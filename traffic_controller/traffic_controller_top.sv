==> flow/design.v <==
module config_timer #(
    parameter CLOCK_TIME = 30
)
(
input logic clk, rst_n, input_trigger, emergency,
output logic signal_change
);
logic [$clog2(CLOCK_TIME):0] counter;
logic input_trigger_pulse, inp_trig_reg;
always_ff@(posedge clk) begin
    if(~rst_n)
        inp_trig_reg <= 1'b0;
    else 
        inp_trig_reg <= input_trigger;
end
assign input_trigger_pulse = input_trigger & ~inp_trig_reg;
always_ff @(posedge clk) begin
    if(~rst_n) begin
        counter <= '0;
    end
    else if (counter == CLOCK_TIME-1 | emergency) begin
        counter <= '0;
    end
    else begin
        counter <= (input_trigger_pulse || (counter > 0)) ? (counter + 1) : counter;
    end
end
assign signal_change = counter == (CLOCK_TIME-1);
endmodule
module traffic_controller_top #(
    parameter CLOCK_TIME = 30
)
(
input logic clk, rst_n, 
input logic pedestrian_request,      
input logic emergency,               
output logic traffic_red,            
output logic traffic_yellow,         
output logic traffic_green,          
output logic pedestrian_walk,        
output logic pedestrian_dont_walk    
);
logic red_done, grn_done, ylw_done, ped_done;
logic ped_req_reg;
logic red_trigger, yellow_trigger, green_trigger, ped_trigger;
always_ff@(posedge clk) begin
    if(~rst_n)
        ped_req_reg <= 1'b0;
    else if (pedestrian_dont_walk | emergency) 
        ped_req_reg <= pedestrian_request;
    else
        ped_req_reg <= pedestrian_walk ? 1'b0 : ped_req_reg;  
end
config_timer #(
    .CLOCK_TIME(30)
)
config_timer_red (
    .clk            (clk),
    .rst_n          (rst_n),
    .input_trigger  (red_trigger),
    .emergency      (emergency),
    .signal_change  (red_done)
);
config_timer #(
    .CLOCK_TIME(30)
)
config_timer_grn (
    .clk            (clk),
    .rst_n          (rst_n),
    .input_trigger  (green_trigger),
    .emergency      (emergency),
    .signal_change  (grn_done)
);
config_timer #(
    .CLOCK_TIME(5)
)
config_timer_ylw (
    .clk            (clk),
    .rst_n          (rst_n),
    .input_trigger  (yellow_trigger),
    .emergency      (emergency),
    .signal_change  (ylw_done)
);
config_timer #(
    .CLOCK_TIME(5)
)
config_timer_ped (
    .clk            (clk),
    .rst_n          (rst_n),
    .input_trigger  (ped_trigger),
    .emergency      (emergency),
    .signal_change  (ped_done)
);
typedef enum logic [2:0] { 
    T_RED, T_YELLOW, T_GREEN, P_WALK, P_RED, EMERGENCY
 } state_t;
 state_t cs, ns;
always_ff @(posedge clk) begin
    if(~rst_n)
        cs <= T_RED;
    else
        cs <= ns;
end
always_comb begin
    traffic_red = 1'b1;
    traffic_yellow = 1'b0;
    traffic_green = 1'b0;
    pedestrian_walk = 1'b0;
    pedestrian_dont_walk = ~pedestrian_walk;
    case (cs)
        T_RED:  begin    
                    if(emergency) begin
                        ns = EMERGENCY;
                    end
                    else    begin 
                                if (pedestrian_request || ped_req_reg) begin
                                    ns = P_WALK;
                                end
                                else begin 
                                    if(red_done)
                                        ns = T_GREEN;
                                    else
                                        ns = T_RED;
                                end
                            end
                    traffic_red = 1'b1;
                    traffic_yellow = 1'b0;
                    traffic_green = 1'b0;
                    pedestrian_walk = 1'b0;
                    pedestrian_dont_walk = ~pedestrian_walk;
                end
        P_WALK: begin    
                    if(emergency)
                        ns = EMERGENCY;
                    else if (ped_done)
                        ns = P_RED ; 
                        else
                        ns = P_WALK;
                    traffic_red = 1'b1;
                    traffic_yellow = 1'b0;
                    traffic_green = 1'b0;
                    pedestrian_walk = 1'b1;
                    pedestrian_dont_walk = ~pedestrian_walk;
                end
        P_RED:  begin    
                    if(emergency)
                        ns = EMERGENCY;
                    else
                        ns = T_GREEN;
                    traffic_red = 1'b0;
                    traffic_yellow = 1'b0;
                    traffic_green = 1'b0;
                    pedestrian_walk = 1'b0;
                    pedestrian_dont_walk = ~pedestrian_walk;
                end
        T_GREEN:    begin
                    if(emergency)
                        ns = EMERGENCY;
                    else if (grn_done)
                        ns = T_YELLOW ; 
                        else
                        ns = T_GREEN;
                    traffic_red = 1'b0;
                    traffic_yellow = 1'b0;
                    traffic_green = 1'b1;
                    pedestrian_walk = 1'b0;
                    pedestrian_dont_walk = ~pedestrian_walk;
                    end
        T_YELLOW:   begin
                    if(emergency)
                        ns = EMERGENCY;
                    else if(ylw_done)   
                        ns = T_RED ;
                        else
                        ns = T_YELLOW;
                    traffic_red = 1'b0;
                    traffic_yellow = 1'b1;
                    traffic_green = 1'b0;
                    pedestrian_walk = 1'b0;
                    pedestrian_dont_walk = ~pedestrian_walk;
                    end
        EMERGENCY:  begin
                    if(emergency)
                        ns = EMERGENCY;
                    else    if(ped_req_reg)
                                ns = P_WALK;
                            else
                                ns = T_RED;
                    traffic_red = 1'b0;
                    traffic_yellow = 1'b0;
                    traffic_green = 1'b0;
                    pedestrian_walk = 1'b0;
                    pedestrian_dont_walk = ~pedestrian_walk;
                    end
        default:    ns=T_RED;
    endcase
end
always_comb begin
    red_trigger     =   cs==T_RED;
    yellow_trigger  =   cs==T_YELLOW;
    green_trigger   =   cs==T_GREEN;
    ped_trigger     =   cs==P_WALK;
end
endmodule
Tool chain data of traffic_controller_top. Tool output for the design above, in the order of the flow. Lines are those of the file above, counted from 1. Cell names lack the library's common part. A cell with - has no value.

Top module: traffic_controller_top. Clock input: clk. Cell library: sky130hd. Library corner: tt_025C_1v80.

After elaboration. Counts by Yosys on the flattened word-level netlist (proc, flatten, opt, wreduce; memories kept). Register bits leave out memories and registers merged into their read ports (data or address). Print and check cells are left out. Cells with the same type and inputs are merged into one.

Under $add $sub $neg stands 4. The figure for magnitude comparators is 4. The entry for equal/unequal tests reads 9. Multiplexer cells: 20. Under bitwise logic cells stands 14. The entry for reduce/logical cells reads 12.

Operator list (count): 3-bit 2-to-1 mux (7); 3-bit parallel mux with 6-bit select (1); 6-bit by 1-bit adder with 6-bit output with constant B (2); 6-bit by 1-bit greater-than comparator with 1-bit output with constant B (2); 6-bit by 5-bit equality test with 1-bit output with constant B (2); 2-bit OR reduction (4); 4-bit by 1-bit adder with 4-bit output with constant B (2); 4-bit by 1-bit greater-than comparator with 1-bit output with constant B (2); 4-bit by 3-bit equality test with 1-bit output with constant B (2); 2-bit 2-to-1 mux (4); 1-bit 2-to-1 mux (8); 3-bit by 2-bit equality test with 1-bit output with constant B (2); 3-bit equality test with constant B (2); 1-bit bitwise OR (5); 1-bit logical OR (5); 1-bit NOT (5); 1-bit AND (4); 4-bit OR reduction (1); 3-bit by 1-bit equality test with 1-bit output with constant B (1); 3-bit zero test (1); 2-bit nonzero test (1).

The entry for register bits after elaboration reads 28. For elaborated cells the number is 73.

Depth. Yosys ltp: most cells in a row. Word level: on the elaborated netlist, between registers, memories and ports. Mapped: between sequential cells and ports; inverters and the memories' decode and read muxes count.

Under depth after elaboration stands 5. The entry for ABC_AREA reads 0. Under gate-level depth with buffers stands 5. Gate-level depth less buffers: 5.

After synthesis. The flow's flattened synthesis, as Yosys stat reports it; memories are mapped. The netlist is that of the ABC_AREA named above (0 if unset); the other value can give another one.

For cell count the number is 172. The figure for cell area after synthesis is 0.0015227 mm2. The entry for area of sequential cells reads 0.0006206 mm2. The figure for flip-flops is 31. Under buffers stands 0.

Cell types: dfxtp_1 (count 31, total area 620.595 um2); ha_1 (count 10, total area 125.12 um2); nor3_1 (count 14, total area 70.067 um2); inv_1 (count 18, total area 67.565 um2); xor2_1 (count 6, total area 52.55 um2); a21oi_1 (count 9, total area 45.043 um2); nand3_1 (count 9, total area 45.043 um2); nand2_1 (count 10, total area 37.536 um2); nor4_1 (count 6, total area 37.536 um2); nand2b_1 (count 5, total area 31.28 um2); nor2b_1 (count 5, total area 31.28 um2); nor3b_1 (count 4, total area 30.029 um2); o21ai_0 (count 5, total area 25.024 um2); nor2_1 (count 6, total area 22.522 um2); or4_4 (count 2, total area 22.522 um2); nand3_2 (count 2, total area 20.019 um2); or3b_2 (count 2, total area 17.517 um2); xnor2_1 (count 2, total area 17.517 um2).

Other cell types: 18; their cells: 26. By module: a second synthesis without flattening, with its own total; a netlist apart from the flattened one above.

The entry for cells (unflattened synthesis) reads 176. For area total of the unflattened synthesis the number is 0.001604 mm2.

Each row is one instance without its submodules.

By module: config_timer #(CLOCK_TIME=30) (instances 2, cells 44, area 0.0003929 mm2, sequential area 0.0001401 mm2); config_timer #(CLOCK_TIME=5) (instances 2, cells 29, area 0.0002753 mm2, sequential area 0.0001001 mm2); traffic_controller_top (instances 1, cells 30, area 0.0002678 mm2, sequential area 0.0001401 mm2).

Path before layout. Source: OpenSTA report_checks on the synthesized netlist (no wires, ideal clock, input and output delay 20% of the period each), path of least setup slack; recovery checks are left aside. Register names are those of the netlist, which keeps one name where synthesis merged equal registers.

Kind: reg-to-reg. From: reg config_timer_ped.counter[0]. To: reg config_timer_ped.counter[1]. Under period stands 1370 ps. The figure for library setup time is 119 ps. For launch time at the first pin the number is 0 ps. The figure for arrival time is 1211 ps. For required time the number is 1251 ps. The figure for path slack is 40 ps. Under delay of the path stands 1330 ps. The figure for driving pins on the path is 6. The entry for buffers on the path reads 0. Under synthesis period reached stands 1330 ps.

"delay of the path" = arrival - input delay + setup time. "driving pins on the path" counts driving pins, that of a launching flip-flop among them; a cell with two outputs on the path counts twice. "synthesis period reached" is the clock period less the worst setup slack; recovery checks do not enter. This is arithmetic on one report: input and output delays are still those of the set period (20% each). The rows between start and end are the longest chain of elaborated cells between them; the timing report does not say that the signal goes this way. Where chains are equally long, one stands for them. A line is the first line of the expression or statement that the cell stems from. Yosys adds cells for indexed reads and writes and turns some case tables into memories. A register here has more assigning lines than the two given.

Cell sequence: dfxtp_1 -> inv_1 -> ha_1 -> or3b_2 -> o21ai_0 -> a21oi_1. Cells in the longest elaborated chain: 3.

RTL lines, path post-synthesis: from (decl) (line 8) `logic [$clog2(CLOCK_TIME):0] counter;`; from (assign) (line 19) `counter <= '0;`; from (assign) (line 25) `counter <= (input_trigger_pulse || (counter > 0)) ? (counter + 1) : counter;`; 4-bit by 3-bit equality test with 1-bit output (line 21) `else if (counter == CLOCK_TIME-1 | emergency) begin`; 1-bit bitwise OR (line 21); 2-bit OR reduction; to (assign) (line 22) `counter <= '0;`; to (assign) (line 25); to (decl) (line 8).

Timing after layout. Path of least setup slack in the final report of flow run B (OpenROAD, finished layout, wires in). Where an end is a register, its clock arrival counts in the times. The path's times are printed in steps of 10 ps; the period is the one set.

Kind: reg-to-reg. From: reg config_timer_grn.counter[4]. To: reg config_timer_grn.counter[1]. Under period stands 1520 ps. The figure for library setup time is 130 ps. For launch time at the first pin the number is 270 ps. The figure for arrival time is 1500 ps. For required time the number is 1670 ps. The figure for path slack is 170 ps. The figure for driving pins on the path is 4. The entry for buffers on the path reads 0.

The rows between start and end are the longest chain of elaborated cells between them; the timing report does not say that the signal goes this way. Where chains are equally long, one stands for them. A register here has more assigning lines than the two given.

Cell sequence: dfxtp_4 -> or4_4 -> o31ai_4 -> a21oi_1. Cells in the longest elaborated chain: 3.

RTL lines, path post-layout: from (decl) (line 8) `logic [$clog2(CLOCK_TIME):0] counter;`; from (assign) (line 19) `counter <= '0;`; from (assign) (line 25) `counter <= (input_trigger_pulse || (counter > 0)) ? (counter + 1) : counter;`; 6-bit by 5-bit equality test with 1-bit output (line 21) `else if (counter == CLOCK_TIME-1 | emergency) begin`; 1-bit bitwise OR (line 21); 2-bit OR reduction; to (assign) (line 22) `counter <= '0;`; to (assign) (line 25); to (decl) (line 8).

2 stored runs of traffic_controller_top in the flow (synthesis by Yosys, layout by OpenROAD, sky130hd cells), in arbitrary order. Constraints: input delay and output delay 20% of the set period each, output load 0.01 pF. By "worst path time" is meant the share of the clock period that the worst setup path is allowed (20% is reserved at inputs, 20% at outputs), minus its slack. Clock arrival times at its registers enter into it. "power consumption": no workload was simulated; the value follows from the tool's default switching activity. "worst path time" is given in steps of 10 ps.

Files of flow run A:
==> flow/run.sh <==
#!/bin/bash
# the make line also repeats the synthesis and layout settings of config.mk as NAME=value (left out here)
make -C /OpenROAD-flow-scripts/flow DESIGN_CONFIG=/design/flow/config.mk WORK_HOME=/design/flow/orfs CLKGATE_MAP_FILE= finish
==> flow/config.mk <==
export PLATFORM = sky130hd
export DESIGN_NAME = traffic_controller_top
export DESIGN_NICKNAME = traffic_controller_top
export VERILOG_FILES = /design/flow/design.v
export SDC_FILE = /design/flow/constraint.sdc
export NUM_CORES = 4
export LEC_CHECK = 0
export CAP_MARGIN = 20
export CELL_PAD_IN_SITES_GLOBAL_PLACEMENT = 2
export CORE_MARGIN = 2
export CORE_UTILIZATION = 72
export PLACE_DENSITY = 0.48
export SETUP_SLACK_MARGIN = 0.3
export SLEW_MARGIN = 20
==> flow/constraint.sdc <==
create_clock -name core_clock -period 2.3 [get_ports {clk}]
set_input_delay 0.4600 -clock core_clock [delete_from_list [all_inputs] [get_ports {clk}]]
set_output_delay 0.4600 -clock core_clock [all_outputs]
set_load 0.01 [all_outputs]

Outcome of flow run A: no final report: placement broke off with GPL-0301.

Files of flow run B:
==> flow/run.sh <==
#!/bin/bash
# the make line also repeats the synthesis and layout settings of config.mk as NAME=value (left out here)
make -C /OpenROAD-flow-scripts/flow DESIGN_CONFIG=/design/flow/config.mk WORK_HOME=/design/flow/orfs CLKGATE_MAP_FILE= finish
==> flow/config.mk <==
export PLATFORM = sky130hd
export DESIGN_NAME = traffic_controller_top
export DESIGN_NICKNAME = traffic_controller_top
export VERILOG_FILES = /design/flow/design.v
export SDC_FILE = /design/flow/constraint.sdc
export NUM_CORES = 4
export LEC_CHECK = 0
export CAP_MARGIN = 20
export CORE_MARGIN = 2
export CORE_UTILIZATION = 40
export SETUP_SLACK_MARGIN = 0.39
export SLEW_MARGIN = 20
==> flow/constraint.sdc <==
create_clock -name core_clock -period 1.52 [get_ports {clk}]
set_input_delay 0.3040 -clock core_clock [delete_from_list [all_inputs] [get_ports {clk}]]
set_output_delay 0.3040 -clock core_clock [all_outputs]
set_load 0.01 [all_outputs]

Results of flow run B. The power consumption comes to 1,579 uW. The setup slack of the worst path reads 174 ps. The mapped cell area after synthesis reads 0.0015227 mm2. For the post-layout utilization the run shows 61.9 %. The worst path time reads 1,350 ps. Class of the worst setup path: reg-to-reg. The measured standard-cell area after routing is 0.0022672 mm2. The overall die area comes to 0.0043165 mm2. For the worst hold slack in the final report the run shows 442 ps.
