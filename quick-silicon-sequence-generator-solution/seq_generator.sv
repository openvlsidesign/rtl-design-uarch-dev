==> flow/design.v <==
module seq_generator (
  input   logic        clk,
  input   logic        reset,
  output  logic [31:0] seq_o
);
  logic [31:0] d0_in, d0_out, d1_in, d1_out, d2_in, d2_out;
assign d0_in = d1_out;
assign d1_in = d2_out;
assign d2_in = d1_out + d0_out;
  always_ff @(posedge clk or posedge reset) begin
    if(reset) begin
      d0_out <= 32'd0;
      d1_out <= 32'd1;
      d2_out <= 32'd1;
    end
    else begin
      d0_out <= d0_in;
      d1_out <= d1_in;
      d2_out <= d2_in;
    end
  end
  assign seq_o = d0_out;
endmodule
From RTL to reports: seq_generator
Tool output for the design above, in the order of the flow.
Line numbers count from 1 in the design file above.
Operators carry their Yosys type and port widths (W data, S select, Z words).
Library cell names are shortened.
{ "inputs": {"design": "seq_generator", "clock_port": "clk", "library": "sky130hd", "corner": "tt_025C_1v80"} }

After elaboration
Yosys after proc, flatten, opt, wreduce and memory -nomap, before mapping. Enables and synchronous resets that opt folds into registers are not counted as muxes. Memory bits, and registers merged into a memory's read port (data or address), are not among the register bits. Print and check cells are not counted. Equal cells are merged and count once.
{ "word_totals": {"input_bits": 2, "wordCells": 4, "output_inout_bits": 32, "reg_bits": 96} }
{ "op_classes": {"addsub": 1} }
{ "op_table": {"columns": ["cell", "n"], "rows": [
  ["$add A32 B32 Y32", 1]
]} }

Logic depth
Longest topological path by Yosys (ltp), each cell counted once; first at word level (registers and memories cut), then after technology mapping (sequential cells cut; the memories' decode and read muxes count).
{ "logic_depth": {"depth_word": 1, "ABC_AREA": 0, "depth_mapped": 8} }

Synthesis result
Yosys stat after the flow's synthesis: flattened, memories mapped to cells. It holds for the ABC_AREA given above (unset counts as 0); a run with the other value may have another netlist.
{ "synth_totals": {"seqArea_um2": 2404.8, "ff_cells": 96, "area_um2": 4454.3, "mapped_cells": 372} }
{ "by_type": {"columns": ["type", "n"], "rows": [
  ["dfrtp_1", 94],
  ["ha_1", 31],
  ["a21oi_1", 28],
  ["xnor2_1", 13],
  ["a21o_1", 14],
  ["xor2_1", 10],
  ["nand2_1", 20],
  ["nor2_1", 20],
  ["o21ai_0", 11],
  ["dfstp_2", 2],
  ["a211oi_1", 6],
  ["inv_1", 12],
  ["and4_1", 5],
  ["mux2i_1", 4],
  ["nand3_1", 8],
  ["o211ai_1", 5],
  ["bufbuf_16", 1],
  ["nand4_1", 5]
]} }
Not listed: further types 50, cells in them 83.

Worst setup path after synthesis
Path of least setup slack by OpenSTA after synthesis, without wires, with an ideal clock, recovery checks aside; 20% of the period is set as input and as output delay. Where synthesis merged equal registers, the netlist keeps one of their names.
{ "synth_timing": {"path_kind": "register to register", "startpoint": "register d0_out[0]", "endpoint": "register d2_out[26]", "launch_ns": 0.000, "t_required_ns": 3.121, "driving_pins": 9, "tclk_ns": 3.19, "setup_slack_ns": 0.708, "path_delay_ns": 2.482, "n_path_buf": 0, "arrival_ns": 2.413, "synth_period_reached_ns": 2.482} }
"path_delay_ns" = arrival - input delay + setup time.
"driving_pins": output pins that drive a net of the path, with the launching flip-flop's if there is one; two outputs of one cell count as two.
"synth_period_reached_ns" is the clock period less the worst setup slack; recovery checks do not enter. This is arithmetic on one report: input and output delays are still those of the set period (20% each).
The rows between start and end are the longest chain of elaborated cells between them; the timing report does not say that the signal goes this way. Where chains are equally long, one stands for them.
Each line given opens the expression or statement behind the cell; cells for indexed reads and writes are added by Yosys, which also makes memories of some case tables.
{ "synth_between": {"path_cell_list": "dfrtp_1 ha_1 fa_1 a21o_1 a311oi_1 or4_4 a2111oi_4 or4_1 nand3_1", "elab_chain_len": 1, "cells_between": 1} }
{ "synth_lines": {"columns": ["element", "line_no", "rtl"], "rows": [
  ["start: declaration", 6, "logic [31:0] d0_in, d0_out, d1_in, d1_out, d2_in, d2_out;"],
  ["start: assignment", 12, "d0_out <= 32'd0;"],
  ["start: assignment", 17, "d0_out <= d0_in;"],
  ["$add A32 B32 Y32", 9, "assign d2_in = d1_out + d0_out;"],
  ["end: assignment", 14, "d2_out <= 32'd1;"],
  ["end: assignment", 19, "d2_out <= d2_in;"],
  ["end: declaration", 6, null]
]} }

Path in the finished layout
Path of least setup slack in the final report of stored run 2 (OpenROAD, finished layout, wires in). Where an end is a register, its clock arrival counts in the times.
{ "layout_timing": {"path_kind": "register to register", "startpoint": "register d1_out[0]", "endpoint": "register d2_out[28]", "n_path_buf": 2, "launch_ns": 0.35, "tclk_ns": 1.91, "arrival_ns": 2.80, "setup_slack_ns": -0.67, "driving_pins": 11, "t_required_ns": 2.14} }
The rows between start and end are the longest chain of elaborated cells between them; the timing report does not say that the signal goes this way. Where chains are equally long, one stands for them.
{ "layout_between": {"path_cell_list": "dfstp_2 ha_4 fa_2 a21o_1 buf_4 a311o_1 nand4_1 buf_4 a211oi_4 o2111a_1 nor3_2", "elab_chain_len": 1, "cells_between": 1} }
{ "layout_lines": {"columns": ["element", "line_no", "rtl"], "rows": [
  ["start: declaration", 6, "logic [31:0] d0_in, d0_out, d1_in, d1_out, d2_in, d2_out;"],
  ["start: assignment", 13, "d1_out <= 32'd1;"],
  ["start: assignment", 18, "d1_out <= d1_in;"],
  ["$add A32 B32 Y32", 9, "assign d2_in = d1_out + d0_out;"],
  ["end: assignment", 14, "d2_out <= 32'd1;"],
  ["end: assignment", 19, "d2_out <= d2_in;"],
  ["end: declaration", 6, null]
]} }

FLOW RESULTS
============

2 stored runs of seq_generator in the flow (synthesis by Yosys, layout by OpenROAD, sky130hd cells), in arbitrary order. Constraints: input delay and output delay 20% of the set period each, output load 0.01 pF.
"reached clock period" is the run's clock period less its worst setup slack. It is reckoned from that one timing run; input and output delays stay at 20% of the period that was set.
"worst path time" = time allowed to the worst setup path (clock period - input delay - output delay, where it has them) - its slack; a late launch clock adds to it, a late capture clock takes from it.
By "power consumption" is meant OpenSTA's value without simulated activity: inputs other than the clock are taken to toggle once in ten clock periods, and the tool carries that through the logic.

==> stored run 1: settings <==
{ "period_ns": 4.33, "CORE_UTILIZATION": 64, "PLACE_DENSITY_LB_ADDON": 0.04, "CELL_PAD_IN_SITES_DETAIL_PLACEMENT": 2, "GPL_TIMING_DRIVEN": 0, "GPL_ROUTABILITY_DRIVEN": 1, "CAP_MARGIN": 20, "CORE_MARGIN": 2, "SLEW_MARGIN": 20 }
==> stored run 1: results <==
not finished: placement ended with error DPL-0033

==> stored run 2: settings <==
{ "period_ns": 1.91, "CORE_UTILIZATION": 38, "PLACE_DENSITY_LB_ADDON": 0.19, "CORE_MARGIN": 7, "CELL_PAD_IN_SITES_DETAIL_PLACEMENT": 1, "TNS_END_PERCENT": 70, "ABC_AREA": 0, "GPL_TIMING_DRIVEN": 1, "CTS_CLUSTER_SIZE": 13, "CAP_MARGIN": 25, "SLEW_MARGIN": 5, "MIN_ROUTING_LAYER": "met2" }
==> stored run 2: results <==
synthesis area: 4454.3 um^2
area of the die: 14948.7 um^2
std-cell area (final layout): 6333.6 um^2
worst slack on setup checks: -0.667 ns
total negative slack on setup checks: -8.715 ns
lowest hold slack: 0.347 ns
power consumption: 3756 µW
reached clock period: 2.577 ns
worst path time: 2.58 ns
kind of the worst setup path: register to register
